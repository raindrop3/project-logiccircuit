==> flow/design.v <==
module text_lcd_driver (
    input  wire         clk,
    input  wire         rst_n,
    input  wire [127:0] line1_buffer,
    input  wire [127:0] line2_buffer,
    output reg          lcd_rs,
    output reg          lcd_rw,
    output reg          lcd_en,
    output reg  [7:0]   lcd_data
);
    parameter CNT_INIT  = 100000;
    parameter CNT_PULSE = 50;
    parameter CNT_EXEC  = 2500;
    reg [19:0] delay_cnt;
    reg [5:0]  char_idx;
    reg [3:0]  state;
    localparam S_INIT_WAIT = 0;
    localparam S_SET_DATA  = 1;
    localparam S_EN_HIGH   = 2;
    localparam S_EN_LOW    = 3;
    localparam S_WAIT_EXEC = 4;
    reg [3:0]  cmd_step;
    reg [7:0]  target_data;
    reg        target_rs;
    reg [19:0] wait_limit;
    wire [7:0] char_data [0:31];
    genvar i;
    generate
        for(i=0; i<16; i=i+1) begin : parsing
            assign char_data[i]    = line1_buffer[8*(15-i) +: 8];
            assign char_data[16+i] = line2_buffer[8*(15-i) +: 8];
        end
    endgenerate
    always @(posedge clk or negedge rst_n) begin
        if(!rst_n) begin
            state <= S_INIT_WAIT;
            cmd_step <= 0;
            char_idx <= 0;
            lcd_en <= 0;
            delay_cnt <= 0;
        end else begin
            case(state)
                S_INIT_WAIT: begin
                    if(delay_cnt < CNT_INIT) delay_cnt <= delay_cnt + 1;
                    else begin
                        delay_cnt <= 0;
                        state <= S_SET_DATA;
                        cmd_step <= 0; 
                    end
                end
                S_SET_DATA: begin
                    lcd_rw <= 0;
                    case(cmd_step)
                        0: begin target_rs<=0; target_data<=8'h38; end
                        1: begin target_rs<=0; target_data<=8'h0C; end
                        2: begin target_rs<=0; target_data<=8'h01; end
                        3: begin target_rs<=0; target_data<=8'h06; end
                        4: begin
                            target_rs <= 0;
                            if(char_idx < 16) target_data <= 8'h80 + char_idx;
                            else              target_data <= 8'hC0 + (char_idx-16);
                        end
                        5: begin
                            target_rs <= 1;
                            target_data <= char_data[char_idx];
                        end
                    endcase
                    lcd_rs <= target_rs;
                    lcd_data <= target_data;
                    state <= S_EN_HIGH;
                    delay_cnt <= 0;
                end
                S_EN_HIGH: begin
                    lcd_en <= 1;
                    if(delay_cnt < CNT_PULSE) delay_cnt <= delay_cnt + 1;
                    else begin
                        delay_cnt <= 0;
                        state <= S_EN_LOW;
                    end
                end
                S_EN_LOW: begin
                    lcd_en <= 0;
                    state <= S_WAIT_EXEC;
                end
                S_WAIT_EXEC: begin
                    wait_limit = (cmd_step == 2) ? CNT_INIT : CNT_EXEC;
                    if(delay_cnt < wait_limit) delay_cnt <= delay_cnt + 1;
                    else begin
                        delay_cnt <= 0;
                        state <= S_SET_DATA;
                        if(cmd_step < 4) cmd_step <= cmd_step + 1;
                        else if(cmd_step == 4) cmd_step <= 5;
                        else begin
                            if(char_idx == 31) begin
                                char_idx <= 0;
                                cmd_step <= 4;
                            end else begin
                                char_idx <= char_idx + 1;
                                cmd_step <= 4;
                            end
                        end
                    end
                end
            endcase
        end
    end
endmodule
# --- Reports on text_lcd_driver ---
# The steps from the RTL of text_lcd_driver to its reports follow in flow order.
# Lines are those of the file above, counted from 1.
# Operators carry their Yosys type and port widths (W data, S select, Z words).
# Library cell names are shortened.
setup:
  top_module: "text_lcd_driver"
  clock_port: "clk"
  library: "sky130hd"
  pvt_corner: "tt_025C_1v80"

# --- Word-level counts ---
# Source: Yosys, flattened and elaborated, memories not mapped. Widths are those after wreduce. Registers that Yosys merges into a memory's read port (data or address) are not register bits. Print and check cells do not count. Equal cells are merged and count once.
word_totals:
  elab_cells: 103
  ff_bits: 53
classes:
  equal: 44
  n_logic: 3
  muxes: 20
  reduce_logical: 16
  compare: 5
  addsub: 6
op_table:
  columns: ["operator", "count"]
  rows:
  - ["$pmux W8 S32", 1]
  - ["$eq A5 B5 Y1 const B", 16]
  - ["$pmux W20 S4", 1]
  - ["$mux W20", 3]
  - ["$pmux W8 S6", 1]
  - ["$eq A5 B4 Y1 const B", 8]
  - ["$mux W4", 6]
  - ["$add A20 B1 Y20 const B", 1]
  - ["$lt A20 B17 Y1", 1]
  - ["$lt A20 B17 Y1 const B", 1]
  - ["$lt A20 B6 Y1 const B", 1]
  - ["$eq A5 B3 Y1 const B", 4]
  - ["$pmux W4 S5", 1]
  - ["$mux W17", 1]
  - ["$eq A4 B2 Y1 const B", 4]
  - ["$eq A4 B3 Y1 const B", 3]
  - ["$eq A5 B2 Y1 const B", 2]
  - ["$reduce_and A3 Y1", 3]
  - ["$eq A4 B1 Y1 const B", 2]
  - ["$logic_not A4 Y1", 2]
  - ["$reduce_and A4 Y1", 2]
  - ["$add A7 B7 Y8 const A", 1]
  - ["$add A8 B6 Y8 const A", 1]
  - ["$pmux W4 S2", 1]
  - ["$mux W8", 1]
  - ["$sub A6 B5 Y7 const B", 1]
  - ["$ne A2 B2 Y1 const B", 3]
  - ["$reduce_bool A2 Y1", 3]
# Other operator kinds: 16; their cells: 19.

# --- Depth ---
# Longest topological path by Yosys (ltp), each cell counted once; first at word level (registers and memories cut), then after technology mapping (sequential cells cut; the memories' decode and read muxes count).
logic_depth:
  word_depth: 5
  ABC_AREA: 0
  ltp_mapped: 13

# --- Synthesis result ---
# The flow's flattened synthesis, as Yosys stat reports it; memories are mapped. The netlist is that of the ABC_AREA named above (0 if unset); the other value can give another one.
# The area totals of this step are shown rounded.
by_type:
  columns: ["type", "count", "type_area_um2"]
  rows:
  - ["dfrtp_1", 35, 875.84]
  - ["edfxtp_1", 18, 540.518]
  - ["a22oi_1", 36, 270.259]
  - ["mux2i_1", 24, 240.23]
  - ["mux2_2", 21, 236.477]
  - ["nand3_1", 41, 205.197]
  - ["ha_1", 16, 200.192]
  - ["nand2_1", 45, 168.912]
  - ["o21ai_0", 29, 145.139]
  - ["a32oi_1", 15, 131.376]
  - ["nor3_1", 26, 130.125]
  - ["nor2_1", 33, 123.869]
  - ["buf_2", 19, 95.091]
  - ["clkbuf_1", 25, 93.84]
  - ["a211oi_1", 12, 90.086]
  - ["mux4_2", 4, 90.086]
  - ["and3_1", 13, 81.328]
  - ["inv_1", 19, 71.318]
# Not listed: further types 62, cells in them 199.
mapped:
  mapped_area_um2: 5370
  sequential_area_um2: 1440
  flip_flops: 54
  buffers: 51
  stdcells: 630

# --- Timing after synthesis ---
# Source: OpenSTA report_checks on the synthesized netlist (no wires, ideal clock, input and output delay 20% of the period each), path of least setup slack; recovery checks are left aside. Register names are those of the netlist, which keeps one name where synthesis merged equal registers.
synth_path:
  kind: "register -> register"
  startpoint: "reg cmd_step[0]"
  endpoint: "reg delay_cnt[11]"
  driving_pins: 12
  arrival_time_ns: 2.871
  required_time_ns: 3.194
  n_path_buf: 0
  t_first_pin_ns: 0.000
  tclk_ns: 3.28
  setup_ns: 0.086
  delay_ns: 2.957
  path_slack_ns: 0.323
  synth_period_reached_ns: 2.957
# "delay_ns" = arrival - input delay + setup time.
# "driving_pins": output pins that drive a net of the path, with the launching flip-flop's if there is one; two outputs of one cell count as two.
# "synth_period_reached_ns" is the clock period less the worst setup slack; recovery checks do not enter. This is arithmetic on one report: input and output delays are still those of the set period (20% each).
# Between the ends stands the longest chain of elaborated cells between them, by number of cells; it is not shown to be the way that was timed. Of several equally long chains one is given.
# A line is the first line of the expression or statement that the cell stems from. Yosys adds cells for indexed reads and writes and turns some case tables into memories.
# A register here has more assigning lines than the two given.
synth_via:
  cell_sequence: "dfrtp_1 > inv_1 > ha_1 > nor3b_2 > inv_1 > ha_1 > or4_1 > a211oi_2 > inv_1 > o41ai_2 > nor2_2 > nor3_1"
  elab_chain_len: 5
  cone_cells: 5
  classes_between: "1 x compare; 1 x eq/ne; 3 x mux"
synth_rtl:
  columns: ["element", "line", "text"]
  rows:
  - ["start, declared", 22, "reg [3:0]  cmd_step;"]
  - ["start, assigned", 37, "cmd_step <= 0;"]
  - ["start, assigned", 91, "if(cmd_step < 4) cmd_step <= cmd_step + 1;"]
  - ["$eq A4 B2 Y1", 86, "wait_limit = (cmd_step == 2) ? CNT_INIT : CNT_EXEC;"]
  - ["$mux W17", 86, null]
  - ["$lt A20 B17 Y1", 87, "if(delay_cnt < wait_limit) delay_cnt <= delay_cnt + 1;"]
  - ["$mux W20", 87, null]
  - ["$pmux W20 S4", 42, "case(state)"]
  - ["end, assigned", 44, "if(delay_cnt < CNT_INIT) delay_cnt <= delay_cnt + 1;"]
  - ["end, assigned", 75, "if(delay_cnt < CNT_PULSE) delay_cnt <= delay_cnt + 1;"]
  - ["end, declared", 14, "reg [19:0] delay_cnt;"]

# --- Worst path after layout ---
# From the final timing report of run 1: the path of least setup slack in the routed layout; clock arrival at registers is part of the times.
layout_path:
  kind: "register -> register"
  startpoint: "reg cmd_step[0]"
  endpoint: "reg cmd_step[0]"
  t_first_pin_ns: 0.29
  arrival_time_ns: 3.23
  n_path_buf: 3
  path_slack_ns: -1.15
  setup_ns: 0.08
  tclk_ns: 1.87
  required_time_ns: 2.08
  driving_pins: 14
# Between the ends stands the longest chain of elaborated cells between them, by number of cells; it is not shown to be the way that was timed. Of several equally long chains one is given.
# A register here has more assigning lines than the two given.
layout_via:
  cell_sequence: "dfrtp_1 > inv_2 > ha_4 > nor3b_4 > inv_2 > buf_4 > ha_4 > nand3_4 > buf_4 > a211oi_4 > o21ai_4 > a311oi_4 > buf_4 > mux2i_1"
  elab_chain_len: 5
  cone_cells: 12
  classes_between: "1 x add/sub; 2 x compare; 3 x eq/ne; 5 x mux; 1 x reduce/logical"
layout_rtl:
  columns: ["element", "line", "text"]
  rows:
  - ["start, declared", 22, "reg [3:0]  cmd_step;"]
  - ["start, assigned", 37, "cmd_step <= 0;"]
  - ["start, assigned", 91, "if(cmd_step < 4) cmd_step <= cmd_step + 1;"]
  - ["$eq A4 B2 Y1", 86, "wait_limit = (cmd_step == 2) ? CNT_INIT : CNT_EXEC;"]
  - ["$mux W17", 86, null]
  - ["$lt A20 B17 Y1", 87, "if(delay_cnt < wait_limit) delay_cnt <= delay_cnt + 1;"]
  - ["$mux W4", 87, null]
  - ["$pmux W4 S2", 42, "case(state)"]
  - ["end, assigned", 37, null]
  - ["end, assigned", 91, null]
  - ["end, declared", 22, null]

Subject: text_lcd_driver on sky130hd, stored results

Hello all,

2 stored runs of text_lcd_driver in the flow (synthesis by Yosys, layout by OpenROAD, sky130hd cells), in arbitrary order. Constraints: input delay and output delay 20% of the set period each, output load 0.01 pF.
"achieved_period_ns" means the clock period less the worst setup slack. The figure is calculated, with input and output delays left at 20% of the set period.
"critical_path_time_ns" = time allowed to the worst setup path (clock period - input delay - output delay, where it has them) - its slack; a late launch clock adds to it, a late capture clock takes from it.
"final_power_mw" is the tool's figure for a default switching activity; nothing was simulated.
The results are shown rounded.

--- run 1 ---
==> flow/run.sh <==
#!/bin/bash
# the make line also repeats the synthesis and layout settings of config.mk as NAME=value (left out here)
make -C /OpenROAD-flow-scripts/flow DESIGN_CONFIG=/design/flow/config.mk WORK_HOME=/design/flow/orfs CLKGATE_MAP_FILE= finish
==> flow/config.mk <==
export PLATFORM = sky130hd
export DESIGN_NAME = text_lcd_driver
export DESIGN_NICKNAME = text_lcd_driver
export VERILOG_FILES = /design/flow/design.v
export SDC_FILE = /design/flow/constraint.sdc
export NUM_CORES = 4
export LEC_CHECK = 0
export ABC_AREA = 0
export CAP_MARGIN = 20
export CELL_PAD_IN_SITES_DETAIL_PLACEMENT = 1
export CELL_PAD_IN_SITES_GLOBAL_PLACEMENT = 1
export CORE_ASPECT_RATIO = 0.96
export CORE_MARGIN = 2
export CORE_UTILIZATION = 21
export CTS_CLUSTER_DIAMETER = 164
export CTS_CLUSTER_SIZE = 67
export GPL_TIMING_DRIVEN = 0
export PLACE_DENSITY = 0.87
export SLEW_MARGIN = 20
==> flow/constraint.sdc <==
create_clock -name core_clock -period 1.87 [get_ports {clk}]
set_input_delay 0.3740 -clock core_clock [delete_from_list [all_inputs] [get_ports {clk}]]
set_output_delay 0.3740 -clock core_clock [all_outputs]
set_load 0.01 [all_outputs]

==> results, as YAML <==
results:
  achieved_period_ns: 3.017
  final_util_pct: 40.2
  yosys.chip_area_um2: 5370
  setupTns_ns: -40.0
  critical_path_time_ns: 3.02
  worstPathKind: "register -> register"
  final_power_mw: 2.82
  final_setup_ws_ns: -1.15
  design_die_area_um2: 26900

--- run 2 ---
==> flow/run.sh <==
#!/bin/bash
# the make line also repeats the synthesis and layout settings of config.mk as NAME=value (left out here)
make -C /OpenROAD-flow-scripts/flow DESIGN_CONFIG=/design/flow/config.mk WORK_HOME=/design/flow/orfs CLKGATE_MAP_FILE= finish
==> flow/config.mk <==
export PLATFORM = sky130hd
export DESIGN_NAME = text_lcd_driver
export DESIGN_NICKNAME = text_lcd_driver
export VERILOG_FILES = /design/flow/design.v
export SDC_FILE = /design/flow/constraint.sdc
export NUM_CORES = 4
export LEC_CHECK = 0
export ABC_AREA = 0
export CAP_MARGIN = 20
export CELL_PAD_IN_SITES_GLOBAL_PLACEMENT = 2
export CORE_ASPECT_RATIO = 0.69
export CORE_MARGIN = 7
export CORE_UTILIZATION = 54
export GPL_TIMING_DRIVEN = 0
export HOLD_SLACK_MARGIN = 0.29
export PLACE_DENSITY_LB_ADDON = 0.1
export SLEW_MARGIN = 20
export TNS_END_PERCENT = 15
==> flow/constraint.sdc <==
create_clock -name core_clock -period 2.67 [get_ports {clk}]
set_input_delay 0.5340 -clock core_clock [delete_from_list [all_inputs] [get_ports {clk}]]
set_output_delay 0.5340 -clock core_clock [all_outputs]
set_load 0.01 [all_outputs]

==> results, as YAML <==
outcome: "incomplete, placement halted on FLW-0024"

Thanks
