==> flow/design.v <==
module keypad_parallel_driver (
    input wire clk,
    input wire rst_n,
    input wire [11:0] key_in,    
    output reg [3:0] key_value,  
    output reg key_valid         
);
    parameter CNT_MAX = 1000000; 
    wire [11:0] key_in_inv;
    wire [11:0] key_clean;
    reg [11:0] key_prev;
    assign key_in_inv = ~key_in; 
    genvar i;
    generate
        for (i = 0; i < 12; i = i + 1) begin : key_debounce
            reg [19:0] cnt;
            reg sync_0, sync_1;
            reg clean_reg;
            always @(posedge clk or negedge rst_n) begin
                if (!rst_n) begin
                    cnt <= 0; clean_reg <= 0; sync_0 <= 0; sync_1 <= 0;
                end else begin
                    sync_0 <= key_in_inv[i];
                    sync_1 <= sync_0;
                    if (sync_1 != clean_reg) begin
                        cnt <= cnt + 1;
                        if (cnt >= CNT_MAX) begin
                            clean_reg <= sync_1;
                            cnt <= 0;
                        end
                    end else begin
                        cnt <= 0;
                    end
                end
            end
            assign key_clean[i] = clean_reg;
        end
    endgenerate
    always @(posedge clk or negedge rst_n) begin
        if (!rst_n) begin
            key_prev <= 0; key_valid <= 0; key_value <= 0;
        end else begin
            key_prev <= key_clean; 
            key_valid <= 0;        
            if (key_clean[0] && !key_prev[0]) begin
                key_value <= 4'd1; key_valid <= 1;
            end else if (key_clean[1] && !key_prev[1]) begin
                key_value <= 4'd2; key_valid <= 1;
            end else if (key_clean[2] && !key_prev[2]) begin
                key_value <= 4'd3; key_valid <= 1;
            end else if (key_clean[3] && !key_prev[3]) begin
                key_value <= 4'd4; key_valid <= 1;
            end else if (key_clean[4] && !key_prev[4]) begin
                key_value <= 4'd5; key_valid <= 1;
            end else if (key_clean[5] && !key_prev[5]) begin
                key_value <= 4'd6; key_valid <= 1;
            end else if (key_clean[6] && !key_prev[6]) begin
                key_value <= 4'd7; key_valid <= 1;
            end else if (key_clean[7] && !key_prev[7]) begin
                key_value <= 4'd8; key_valid <= 1;
            end
            else if (key_clean[9] && !key_prev[9]) begin
                key_value <= 4'd10; key_valid <= 1;  
            end else if (key_clean[10] && !key_prev[10]) begin
                key_value <= 4'd0; key_valid <= 1;   
            end else if (key_clean[11] && !key_prev[11]) begin
                key_value <= 4'd11; key_valid <= 1;  
            end
        end
    end
endmodule
Step by step through the tools: keypad_parallel_driver --
The steps from the RTL of keypad_parallel_driver to its reports follow in flow order. Lines are those of the file above, counted from 1. Operators carry their Yosys type and port widths (W data, S select, Z words). The mark -- stands for no value.
Set-up: top module keypad_parallel_driver, clock clk, library sky130hd, timing corner tt_025C_1v80

After elaboration --
Yosys after proc, flatten, opt, wreduce and memory -nomap, before mapping. Memory bits, and registers merged into a memory's read port (data or address), are not among the register bits. Print and check cells are not counted. Equal cells are merged and count once.
Bit counts: register bits after elaboration 293, bits of input ports 14
Operators by class: add/sub/neg operators 12, $lt $le $gt $ge 12, equality and inequality tests 12, multiplexer cells 46, bitwise operators 1, reductions and logical operators 35
Operators by type and width (count):
- $mux W20 | 24
- $add A20 B1 Y20 const B | 12
- $ge A20 B20 Y1 const B | 12
- $mux W4 | 11
- $reduce_and A2 Y1 | 12
- $ne A1 B1 Y1 | 12
- $not A12 Y12 | 1
- $logic_and A1 B1 Y1 | 11
- $logic_not A1 Y1 | 11
- $reduce_bool A11 Y1 | 1
- $mux W1 | 11

Longest topological paths --
Longest topological path by Yosys (ltp), each cell counted once; first at word level (registers and memories cut), then after technology mapping (sequential cells cut; the memories' decode and read muxes count).
Depth: word-level depth 13, ABC_AREA 0, gate-level depth with buffers 6, mapped depth without buffers 5

Mapped cells and area --
Yosys stat after the flow's synthesis: flattened, memories mapped to cells. It holds for the ABC_AREA given above (unset counts as 0); a run with the other value may have another netlist.
Mapped netlist: standard cells after synthesis 1321, chip area (Yosys) 0.0128648 mm^2, flip-flop cells 269, buffer cells 22
Cell types (count):
- sky130_fd_sc_hd__dfrtp_1 | 269
- sky130_fd_sc_hd__xnor2_1 | 98
- sky130_fd_sc_hd__nor2_1 | 190
- sky130_fd_sc_hd__nand3_1 | 79
- sky130_fd_sc_hd__xor2_1 | 45
- sky130_fd_sc_hd__inv_1 | 100
- sky130_fd_sc_hd__a21oi_1 | 60
- sky130_fd_sc_hd__ha_1 | 22
- sky130_fd_sc_hd__nand4_1 | 40
- sky130_fd_sc_hd__or3_1 | 40
- sky130_fd_sc_hd__nand2_1 | 63
- sky130_fd_sc_hd__nor4_1 | 37
- sky130_fd_sc_hd__o21ai_0 | 43
- sky130_fd_sc_hd__nor3_1 | 39
- sky130_fd_sc_hd__o31ai_1 | 21
- sky130_fd_sc_hd__or4_1 | 21
- sky130_fd_sc_hd__and3_1 | 19
- sky130_fd_sc_hd__and4_1 | 10
Not listed: further types 31, cells in them 125.

Worst setup path after synthesis --
Path of least setup slack by OpenSTA after synthesis, without wires, with an ideal clock, recovery checks aside; 20% of the period is set as input and as output delay. Where synthesis merged equal registers, the netlist keeps one of their names.
Path post-synthesis: path kind flip-flop to flip-flop, start register key_debounce[10].cnt[0], end register key_debounce[10].cnt[18], period 2220 ps, time at the first pin 0 ps, arrival 1783 ps, data required time 2142 ps, setup slack 359 ps, delay of the path 1861 ps, driving pins on the path 6, buffers on the path 0, period reached after synthesis 1861 ps
"delay of the path" is the arrival time less input delay plus setup time. "driving pins on the path": output pins that drive a net of the path, with the launching flip-flop's if there is one; two outputs of one cell count as two. "period reached after synthesis" is the clock period less the worst setup slack; recovery checks do not enter. This is arithmetic on one report: input and output delays are still those of the set period (20% each). Between the ends stands the longest chain of elaborated cells between them, by number of cells; it is not shown to be the way that was timed. Of several equally long chains one is given. Each line given opens the expression or statement behind the cell; cells for indexed reads and writes are added by Yosys, which also makes memories of some case tables. At most two assigning lines are given for a register; there are more.
On the way, post-synthesis: path through sky130_fd_sc_hd__dfrtp_1 -> sky130_fd_sc_hd__ha_1 -> sky130_fd_sc_hd__nand4_1 -> sky130_fd_sc_hd__or3_1 -> sky130_fd_sc_hd__or4_1 -> sky130_fd_sc_hd__a21oi_1, cells in the longest elaborated chain 3, elaborated cells between the ends (all ways) 4, RTL lines with such cells 3, those cells by class add/sub: 1; compare: 1; mux: 2
RTL lines, path post-synthesis:
- start: declaration | RTL line 16 | reg [19:0] cnt;
- start: assignment | RTL line 21 | cnt <= 0; clean_reg <= 0; sync_0 <= 0; sync_1 <= 0;
- start: assignment | RTL line 26 | cnt <= cnt + 1;
- $add A20 B1 Y20 | RTL line 26
- $mux W20 | RTL line 27 | if (cnt >= CNT_MAX) begin
- $mux W20 | RTL line 25 | if (sync_1 != clean_reg) begin
- end: assignment | RTL line 21
- end: assignment | RTL line 26
- end: declaration | RTL line 16

Timing after layout --
From the final timing report of entry A: the path of least setup slack in the routed layout; clock arrival at registers is part of the times. The report prints the path's times to 10 ps; the period is as set.
Path after layout: path kind flip-flop to flip-flop, start register key_debounce[3].cnt[11], end register key_debounce[3].cnt[19], period 1600 ps, time at the first pin 550 ps, arrival 2250 ps, data required time 2090 ps, setup slack -160 ps, driving pins on the path 6, buffers on the path 1
Between the ends stands the longest chain of elaborated cells between them, by number of cells; it is not shown to be the way that was timed. Of several equally long chains one is given. At most two assigning lines are given for a register; there are more.
On the way, after layout: path through sky130_fd_sc_hd__dfrtp_1 -> sky130_fd_sc_hd__or4_4 -> sky130_fd_sc_hd__o2111ai_4 -> sky130_fd_sc_hd__nand3_4 -> sky130_fd_sc_hd__buf_6 -> sky130_fd_sc_hd__o21ba_4, cells in the longest elaborated chain 3, elaborated cells between the ends (all ways) 4, RTL lines with such cells 3, those cells by class add/sub: 1; compare: 1; mux: 2
RTL lines, path after layout:
- start: declaration | RTL line 16 | reg [19:0] cnt;
- start: assignment | RTL line 21 | cnt <= 0; clean_reg <= 0; sync_0 <= 0; sync_1 <= 0;
- start: assignment | RTL line 26 | cnt <= cnt + 1;
- $add A20 B1 Y20 | RTL line 26
- $mux W20 | RTL line 27 | if (cnt >= CNT_MAX) begin
- $mux W20 | RTL line 25 | if (sync_1 != clean_reg) begin
- end: assignment | RTL line 21
- end: assignment | RTL line 26
- end: declaration | RTL line 16

Module keypad_parallel_driver, platform sky130hd: 2 stored runs of the flow (Yosys, OpenROAD) with differing settings, in no particular order. Input and output delays are each 20% of the period that was set; the output load is 0.01 pF.
"clock period achieved": clock period set for the run, less the worst setup slack. It is reckoned from that one timing run; input and output delays stay at 20% of the period that was set.
"total design power" is the tool's figure for a default switching activity; nothing was simulated.

[entry A] flow files
==> flow/run.sh <==
#!/bin/bash
# the make line also repeats the synthesis and layout settings of config.mk as NAME=value (left out here)
make -C /OpenROAD-flow-scripts/flow DESIGN_CONFIG=/design/flow/config.mk WORK_HOME=/design/flow/orfs CLKGATE_MAP_FILE= finish
==> flow/config.mk <==
export PLATFORM = sky130hd
export DESIGN_NAME = keypad_parallel_driver
export DESIGN_NICKNAME = keypad_parallel_driver
export VERILOG_FILES = /design/flow/design.v
export SDC_FILE = /design/flow/constraint.sdc
export NUM_CORES = 4
export LEC_CHECK = 0
export CAP_MARGIN = 25
export CELL_PAD_IN_SITES_DETAIL_PLACEMENT = 0
export CORE_MARGIN = 5
export CORE_UTILIZATION = 54
export CTS_CLUSTER_DIAMETER = 161
export GPL_ROUTABILITY_DRIVEN = 0
export PLACE_DENSITY_LB_ADDON = 0.13
export SLEW_MARGIN = 20
==> flow/constraint.sdc <==
create_clock -name core_clock -period 1.6 [get_ports {clk}]
set_input_delay 0.3200 -clock core_clock [delete_from_list [all_inputs] [get_ports {clk}]]
set_output_delay 0.3200 -clock core_clock [all_outputs]
set_load 0.01 [all_outputs]

[entry A] result: utilization after layout 74.8 %; total negative slack -7,987 ps; Yosys chip area after synthesis 0.0128648 mm^2; total design power 15,139 µW; die area 0.0270109 mm^2; worst setup slack after layout -161 ps; final worst hold slack 253 ps; clock period achieved 1,761 ps

[entry B] flow files
==> flow/run.sh <==
#!/bin/bash
# the make line also repeats the synthesis and layout settings of config.mk as NAME=value (left out here)
make -C /OpenROAD-flow-scripts/flow DESIGN_CONFIG=/design/flow/config.mk WORK_HOME=/design/flow/orfs CLKGATE_MAP_FILE= finish
==> flow/config.mk <==
export PLATFORM = sky130hd
export DESIGN_NAME = keypad_parallel_driver
export DESIGN_NICKNAME = keypad_parallel_driver
export VERILOG_FILES = /design/flow/design.v
export SDC_FILE = /design/flow/constraint.sdc
export NUM_CORES = 4
export LEC_CHECK = 0
export CAP_MARGIN = 20
export CORE_MARGIN = 2
export CORE_UTILIZATION = 40
export SLEW_MARGIN = 20
==> flow/constraint.sdc <==
create_clock -name core_clock -period 1.34 [get_ports {clk}]
set_input_delay 0.2680 -clock core_clock [delete_from_list [all_inputs] [get_ports {clk}]]
set_output_delay 0.2680 -clock core_clock [all_outputs]
set_load 0.01 [all_outputs]

[entry B] result: utilization after layout 63.7 %; total negative slack -47,595 ps; Yosys chip area after synthesis 0.0128648 mm^2; total design power 18,096 µW; die area 0.0336117 mm^2; worst setup slack after layout -377 ps; final worst hold slack 183 ps; clock period achieved 1,717 ps
