==> flow/design.v <==
module phase1_final_click (
    input wire clk,
    input wire rst_n,
    input wire enable,
    input wire btn_click,
    output reg [31:0] seg_display,
    output reg motor_pulse,
    output reg clear
);
    reg [7:0] current_cnt;
    reg [7:0] target_cnt;
    reg target_set_flag;
    reg [15:0] lfsr_reg;
    wire feedback = lfsr_reg[15] ^ lfsr_reg[13] ^ lfsr_reg[12] ^ lfsr_reg[10];
    always @(posedge clk or negedge rst_n) begin
        if (!rst_n) begin
            lfsr_reg <= 16'hCAFE;
            target_cnt <= 8'd30;
            target_set_flag <= 0;
        end else begin
            lfsr_reg <= {lfsr_reg[14:0], feedback};
            if (enable) begin
                if (!target_set_flag) begin
                    target_cnt <= {3'b0, lfsr_reg[4:0]} + 8'd20;
                    target_set_flag <= 1;
                end
            end else begin
                target_set_flag <= 0;
            end
        end
    end
    always @(posedge clk or negedge rst_n) begin
        if (!rst_n) begin
            current_cnt <= 0; motor_pulse <= 0; clear <= 0;
        end else begin
            motor_pulse <= 0;
            if (enable) begin
                if (btn_click) begin
                    if (current_cnt < target_cnt) begin
                        current_cnt <= current_cnt + 1;
                        motor_pulse <= 1; 
                    end
                end
                if (current_cnt >= target_cnt) clear <= 1;
                else clear <= 0;
            end else begin
                current_cnt <= 0; clear <= 0;
            end
        end
    end
    function [11:0] bin2bcd(input [7:0] bin);
        integer i;
        begin
            bin2bcd = 0;
            for (i = 7; i >= 0; i = i - 1) begin
                if (bin2bcd[3:0] >= 5) bin2bcd[3:0] = bin2bcd[3:0] + 3;
                if (bin2bcd[7:4] >= 5) bin2bcd[7:4] = bin2bcd[7:4] + 3;
                if (bin2bcd[11:8] >= 5) bin2bcd[11:8] = bin2bcd[11:8] + 3;
                bin2bcd = {bin2bcd[10:0], bin[i]};
            end
        end
    endfunction
    reg [11:0] current_bcd;
    reg [11:0] target_bcd;
    always @(*) begin
        current_bcd = bin2bcd(current_cnt);
        target_bcd = bin2bcd(target_cnt);
        seg_display = 32'hFFFF_FFFF;
        seg_display[23:16] = 8'hFF;
        seg_display[15:8]  = 8'hFF;
        seg_display[31:28] = current_bcd[3:0];
        seg_display[27:24] = current_bcd[7:4];
        seg_display[7:4] = target_bcd[3:0];
        seg_display[3:0] = target_bcd[7:4];
    end
endmodule
# From RTL to reports: phase1_final_click

The steps from the RTL of phase1_final_click to its reports follow in flow order.
Line numbers count from 1 in the design file above.
Operators: Yosys type, input widths -> output width; for muxes data width and select width s.
Library cell names are shortened.
The mark -- stands for no value.

Top module: phase1_final_click
Clock input: clk
Standard-cell library: sky130hd
Corner: tt_025C_1v80

# Word-level counts

Counts by Yosys on the flattened word-level netlist (proc, flatten, opt, wreduce; memories kept). Register bits leave out memories and registers merged into their read ports (data or address). Print and check cells are left out.

Add/sub/neg operators: 28
Magnitude comparators: 28
Equality and inequality tests: 2
Mux-type cells: 35
Bitwise operators: 4
Reductions and logical operators: 2

Operators by type and width:

| cell                 | number |
| $ge 4x3->1 const B   | 22 |
| $add 4x2->4 const B  | 12 |
| $mux 4               | 12 |
| $mux 3               | 14 |
| $add 3x2->3 const B  | 10 |
| $mux 8               | 3 |
| $add 8x1->8 const B  | 1 |
| $ge 8x8->1           | 1 |
| $lt 8x8->1           | 1 |
| $add 1x2->3 const AB | 2 |
| $add 1x2->3 const B  | 2 |
| $ge 1x3->1 const AB  | 2 |
| $ge 1x3->1 const B   | 2 |
| $add 5x5->6 const B  | 1 |
| $mux 1               | 6 |
| $ne 2x1->1 const B   | 2 |
| $reduce_and 2->1     | 2 |
| $xor 1x1->1          | 3 |
| $not 1->1            | 1 |

Register bits after elaboration: 35
Input bits: 4
Output and inout bits: 34

# Longest topological paths

Yosys ltp: most cells in a row. Word level: on the elaborated netlist, between registers, memories and ports. Mapped: between sequential cells and ports; inverters and the memories' decode and read muxes count.

Depth in word-level cells: 14
ABC_AREA: 0
Mapped depth: 24

# Synthesis result

The flow's flattened synthesis, as Yosys stat reports it; memories are mapped. The netlist is that of the ABC_AREA named above (0 if unset); the other value can give another one.

Cell count: 277
Mapped area: 2572.5 µm²
Sequential part of the area: 844.6 µm²
Flip-flops: 33
Buffers: 26

Cell types:

| cell type | number | total area (µm²) |
| dfrtp_1   | 18     | 450.432 |
| dfstp_2   | 15     | 394.128 |
| ha_1      | 25     | 312.8 |
| buf_4     | 19     | 142.637 |
| xnor2_1   | 15     | 131.376 |
| mux2i_1   | 8      | 80.077 |
| mux2_2    | 7      | 78.826 |
| inv_1     | 20     | 75.072 |
| a21oi_1   | 14     | 70.067 |
| a211oi_1  | 9      | 67.565 |
| nor2_1    | 16     | 60.058 |
| nand2b_1  | 8      | 50.048 |
| nand2_1   | 13     | 48.797 |
| o21ai_0   | 9      | 45.043 |
| a21o_1    | 4      | 30.029 |
| a311oi_1  | 3      | 26.275 |
| xor2_1    | 3      | 26.275 |
| nand3_1   | 5      | 25.024 |

Other cell types: 36; their cells: 66.

# Worst setup path after synthesis

Path of least setup slack by OpenSTA after synthesis, without wires, with an ideal clock, recovery checks aside; 20% of the period is set as input and as output delay. Where synthesis merged equal registers, the netlist keeps one of their names.

Path type: reg2out
Start: reg current_cnt[6]
End: out seg_display[26]
Period: 6.92 ns
Output delay: 1.384 ns
Time at the first pin: 0.000 ns
Arrival time: 4.616 ns
Required time: 5.536 ns
Slack: 0.920 ns
Delay of the path: 4.616 ns
Driving pins on the path: 20
Path buffers: 2
Synthesis period reached: 6.0 ns

"delay of the path" is the arrival time less input delay plus setup time.
A path that ends at an output port has no setup time.
"driving pins on the path" counts driving pins, that of a launching flip-flop among them; a cell with two outputs on the path counts twice.
"synthesis period reached" is the clock period less the worst setup slack; recovery checks do not enter. This is arithmetic on one report: input and output delays are still those of the set period (20% each).
The rows between start and end are the longest chain of elaborated cells between them; the timing report does not say that the signal goes this way. Where chains are equally long, one stands for them.
A line is the first line of the expression or statement that the cell stems from. Yosys adds cells for indexed reads and writes and turns some case tables into memories.
At most two assigning lines are given for a register; there are more.

Cells stage by stage: dfrtp_1 -> buf_2 -> inv_1 -> ha_1 -> o21ai_0 -> xnor2_1 -> ha_1 -> nand2b_1 -> and4b_1 -> or4_1 -> buf_2 -> o21ai_0 -> mux2i_1 -> nand2_1 -> ha_1 -> a21oi_1 -> ha_1 -> inv_1 -> o311ai_0 -> mux2i_1
Length of the longest elaborated chain: 12
Elaborated cells between the ends (all ways): 30
RTL lines with such cells: 2
Those cells by class: add/sub (10); compare (10); mux (10)

Ends and longest elaborated chain, after synthesis:

| element       | line | RTL |
| from (decl)   | 10   | `reg [7:0] current_cnt;` |
| from (assign) | 34   | `current_cnt <= 0; motor_pulse <= 0; clear <= 0;` |
| from (assign) | 40   | `current_cnt <= current_cnt + 1;` |
| $add 4x2->4   | 56   | `if (bin2bcd[3:0] >= 5) bin2bcd[3:0] = bin2bcd[3:0] + 3;` |
| $mux 4        | 56   |  |
| $ge 4x3->1    | 56   |  |
| $mux 4        | 56   |  |
| $ge 4x3->1    | 56   |  |
| $mux 4        | 56   |  |
| $ge 4x3->1    | 56   |  |
| $mux 4        | 56   |  |
| $add 4x2->4   | 56   |  |
| $mux 4        | 56   |  |
| $add 3x2->3   | 57   | `if (bin2bcd[7:4] >= 5) bin2bcd[7:4] = bin2bcd[7:4] + 3;` |
| $mux 3        | 57   |  |
| to (decl)     | 6    | `output reg [31:0] seg_display,` |

# Path in the finished layout

From the final timing report of run B: the path of least setup slack in the routed layout; clock arrival at registers is part of the times.

Path type: reg2out
Start: reg current_cnt[6]
End: out seg_display[26]
Period: 11.8 ns
Output delay: 2.36 ns
Time at the first pin: 0.28 ns
Arrival time: 5.68 ns
Required time: 9.44 ns
Slack: 3.76 ns
Driving pins on the path: 22
Path buffers: 1

The rows between start and end are the longest chain of elaborated cells between them; the timing report does not say that the signal goes this way. Where chains are equally long, one stands for them.
At most two assigning lines are given for a register; there are more.

Cells stage by stage: dfrtp_2 -> inv_1 -> ha_2 -> o21ai_0 -> xnor2_1 -> ha_1 -> nand2b_1 -> and4b_1 -> or4_1 -> o21ai_0 -> mux2i_4 -> nand2_1 -> ha_1 -> a211oi_1 -> a21oi_2 -> ha_1 -> inv_1 -> nor2_1 -> o21ai_0 -> o311ai_2 -> mux2i_1 -> clkdlybuf4s50_1
Length of the longest elaborated chain: 12
Elaborated cells between the ends (all ways): 30
RTL lines with such cells: 2
Those cells by class: add/sub (10); compare (10); mux (10)

Ends and longest elaborated chain, post-layout:

| element       | line | RTL |
| from (decl)   | 10   | `reg [7:0] current_cnt;` |
| from (assign) | 34   | `current_cnt <= 0; motor_pulse <= 0; clear <= 0;` |
| from (assign) | 40   | `current_cnt <= current_cnt + 1;` |
| $add 4x2->4   | 56   | `if (bin2bcd[3:0] >= 5) bin2bcd[3:0] = bin2bcd[3:0] + 3;` |
| $mux 4        | 56   |  |
| $ge 4x3->1    | 56   |  |
| $mux 4        | 56   |  |
| $ge 4x3->1    | 56   |  |
| $mux 4        | 56   |  |
| $ge 4x3->1    | 56   |  |
| $mux 4        | 56   |  |
| $add 4x2->4   | 56   |  |
| $mux 4        | 56   |  |
| $add 3x2->3   | 57   | `if (bin2bcd[7:4] >= 5) bin2bcd[7:4] = bin2bcd[7:4] + 3;` |
| $mux 3        | 57   |  |
| to (decl)     | 6    | `output reg [31:0] seg_display,` |

## Implementation results

Flow measurements of phase1_final_click on sky130hd: 2 stored runs with different settings, listed in no order. Input and output delays are each 20% of the period that was set; the output load is 0.01 pF.
"reached clock period": clock period set for the run, less the worst setup slack. It is reckoned from that one timing run; input and output delays stay at 20% of the period that was set.
"critical path time" means the part of the period allowed to the worst setup path (the constraints hold back 20% at inputs and 20% at outputs) less its slack; where the path has registers, the arrival times of their clocks count too.
"power consumption" is the tool's figure for a default switching activity; nothing was simulated.
Among the settings, . means not set for that run.
A result given as . is not shown for that run.

| item                                                    | run A | run B     |
| period_ns                                               | 12.1  | 11.8      |
| CORE_UTILIZATION                                        | 59    | 54        |
| PLACE_DENSITY                                           | 0.7   | .         |
| CELL_PAD_IN_SITES_DETAIL_PLACEMENT                      | 2     | .         |
| TNS_END_PERCENT                                         | 35    | 75        |
| GPL_TIMING_DRIVEN                                       | 0     | .         |
| GPL_ROUTABILITY_DRIVEN                                  | 1     | .         |
| CTS_CLUSTER_DIAMETER                                    | 214   | .         |
| CAP_MARGIN                                              | 5     | 20        |
| MIN_ROUTING_LAYER                                       | met2  | met2      |
| CORE_MARGIN                                             | 2     | 5         |
| SLEW_MARGIN                                             | 20    | 15        |
| SETUP_SLACK_MARGIN                                      | .     | 3.34      |
| PLACE_DENSITY_LB_ADDON                                  | .     | 0.07      |
| CORE_ASPECT_RATIO                                       | .     | 1.29      |
| MAX_ROUTING_LAYER                                       | .     | met4      |
| sum of negative setup slack (ns)                        | .     | 0.000     |
| worst hold slack in the final report (ns)               | .     | 0.354     |
| smallest setup slack (ns)                               | .     | 3.755     |
| critical path time (ns)                                 | .     | 5.68      |
| type of the worst setup path                            | .     | reg2out   |
| area of the synthesized netlist (µm²)                   | .     | 2572.5    |
| utilization after routing (%)                           | .     | 63.5      |
| reached clock period (ns)                               | .     | 8.045     |
| power consumption (W)                                   | .     | 0.0002911 |
| area of the standard cells in the finished layout (µm²) | .     | 2915.3    |
| area inside the die boundary (µm²)                      | .     | 6255.4    |

Run A: no final report: placement broke off with DPL-0033
